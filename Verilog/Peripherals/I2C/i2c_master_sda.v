==> flow/design.v <==
module i2c_master_sda #(
    parameter ADDR_BIT = 7
) (
    input scl_clk, reset, rd_wr_en,
    input [ADDR_BIT-1:0] w_addr,
    input [7:0] w_data,
    output [7:0] r_data,
    input [2:0] state, 
    output reg sda
);
    localparam IDLE = 3'b000,
               START = 3'b001,
               ADDR = 3'b010,
               ACK_ADDR = 3'b011,
               WR_RD = 3'b100,
               ACK_WR_RD = 3'b101,
               STOP = 3'b110;
    reg [ADDR_BIT:0] shift_reg_addr; 
    reg [7:0] shift_reg_data;
    always @(posedge scl_clk) begin
        if(state == START)
            shift_reg_addr <= {w_addr,rd_wr_en};
        else if(state == ADDR)
            shift_reg_addr <= {shift_reg_addr[ADDR_BIT-1:0], 1'b1};
        else 
            shift_reg_addr <= shift_reg_addr;
    end
    always @(posedge scl_clk) begin
        if ((state == ACK_WR_RD | state == ACK_ADDR) & ~rd_wr_en)
            shift_reg_data <= w_data;
        else if(state == WR_RD)
            if(~rd_wr_en)
                shift_reg_data <= {shift_reg_data[6:0], 1'b1};
            else 
                shift_reg_data <= {shift_reg_data[6:0], sda};
        else
            shift_reg_data <= shift_reg_data;
    end
    assign r_data = shift_reg_data; 
    always @(negedge scl_clk, posedge reset) begin
        if(reset)
            sda <= 1'b1;
        else begin
            if (state == START)
                sda <= 1'b0;
            else if (state == ADDR)
                sda <= shift_reg_addr [ADDR_BIT];
            else if (state == WR_RD && ~rd_wr_en)
                sda <= shift_reg_data [7];
            else if (state == ACK_WR_RD & rd_wr_en)
                sda <= 1'b0;
            else sda <= 1'b1;
        end
    end
endmodule
# From RTL to reports: i2c_master_sda
# Tool output for the design above, in the order of the flow.
# Lines are those of the file above, counted from 1.
# Operators carry their Yosys type and port widths (W data, S select, Z words).
# Library cell names are shortened.
# A cell with - has no value.
[setup]
design = "i2c_master_sda"
clock_port = "scl_clk"
library = "sky130hd"
pvt_corner = "tt_025C_1v80"

# Word level
# Yosys after proc, flatten, opt, wreduce and memory -nomap, before mapping. Memory bits, and registers merged into a memory's read port (data or address), are not among the register bits. Print and check cells are not counted. Equal cells are merged and count once.
[bits]
reg_bits = 17
in_bits = 21
word_cells = 24
[classes]
n_eq = 5
mux = 9
bitwise = 4
reduce_and_logical = 3
[ops]
columns = ["op", "n"]
rows = [
  ["$mux W8", 4],
  ["$eq A3 B2 Y1 const B", 2],
  ["$eq A3 B3 Y1 const B", 2],
  ["$mux W1", 5],
  ["$reduce_bool A2 Y1", 2],
  ["$eq A3 B1 Y1 const B", 1],
  ["$and A1 B1 Y1", 2],
  ["$or A1 B1 Y1", 1],
  ["$logic_and A1 B1 Y1", 1],
  ["$not A1 Y1", 1],
]

# Logic depth
# Depth = most cells in a row (Yosys ltp): at word level without a register or memory, in the mapped netlist without a sequential cell, where the memories' decode and read muxes count.
[depth]
word_depth = 6
abc_area = 0
depth_mapped = 4
depth_no_buf = 3

# Synthesis result
# Source: synth_stat.txt of the flow (Yosys; design flattened, memories mapped). It holds for the ABC_AREA given above (unset counts as 0); a run with the other value may have another netlist.
# Totals and module areas in this step are rounded.
[synth_totals]
mapped_cells = 56
yosys_area_um2 = 870
seqArea_um2 = 507
ff_cells = 17
n_buf = 3
[by_type]
columns = ["type", "n"]
rows = [
  ["edfxtp_1", 16],
  ["mux2_2", 12],
  ["mux2_4", 2],
  ["xor2_4", 1],
  ["dfstp_2", 1],
  ["nor3b_1", 3],
  ["nand3b_4", 1],
  ["nand2_1", 5],
  ["nor3b_4", 1],
  ["buf_4", 2],
  ["buf_6", 1],
  ["inv_1", 3],
  ["a21oi_1", 2],
  ["or4b_1", 1],
  ["a2bb2oi_1", 1],
  ["xnor2_1", 1],
  ["nor2b_1", 1],
  ["o21ai_0", 1],
  ["nor2_1", 1],
]

# Record of 2 stored runs of the RTL-to-layout flow on i2c_master_sda, platform sky130hd. The runs are unordered. Constraints: input delay and output delay 20% of the set period each, output load 0.01 pF.
# "totalPower_uw" rests on the timing tool's default activity at the inputs, not on a simulated workload.
# Values from the reports are rounded here.

[[run]]
name = "record 1"
[run.settings]
period_ns = 2.95
CORE_UTILIZATION = 65
CAP_MARGIN = 20
CORE_MARGIN = 2
SLEW_MARGIN = 20
[run.results]
util_pct = 95.9
hold_ws_ns = 0.579
yosys.chip_area_um2 = 870
final_stdcell_area_um2 = 1220
totalPower_uw = 529
fin_ws_ns = -0.112
fin_tns_ns = -0.112
dieArea_um2 = 1650

[[run]]
name = "record 2"
[run.settings]
period_ns = 2.98
CORE_UTILIZATION = 45
PLACE_DENSITY_LB_ADDON = 0.26
CORE_ASPECT_RATIO = 0.56
CORE_MARGIN = 2
CELL_PAD_IN_SITES_DETAIL_PLACEMENT = 0
GPL_TIMING_DRIVEN = 1
CTS_CLUSTER_SIZE = 62
SLEW_MARGIN = 0
CAP_MARGIN = 20
[run.results]
util_pct = 71.2
hold_ws_ns = 0.561
yosys.chip_area_um2 = 870
final_stdcell_area_um2 = 1240
totalPower_uw = 515
fin_ws_ns = -0.083
fin_tns_ns = -0.083
dieArea_um2 = 2310
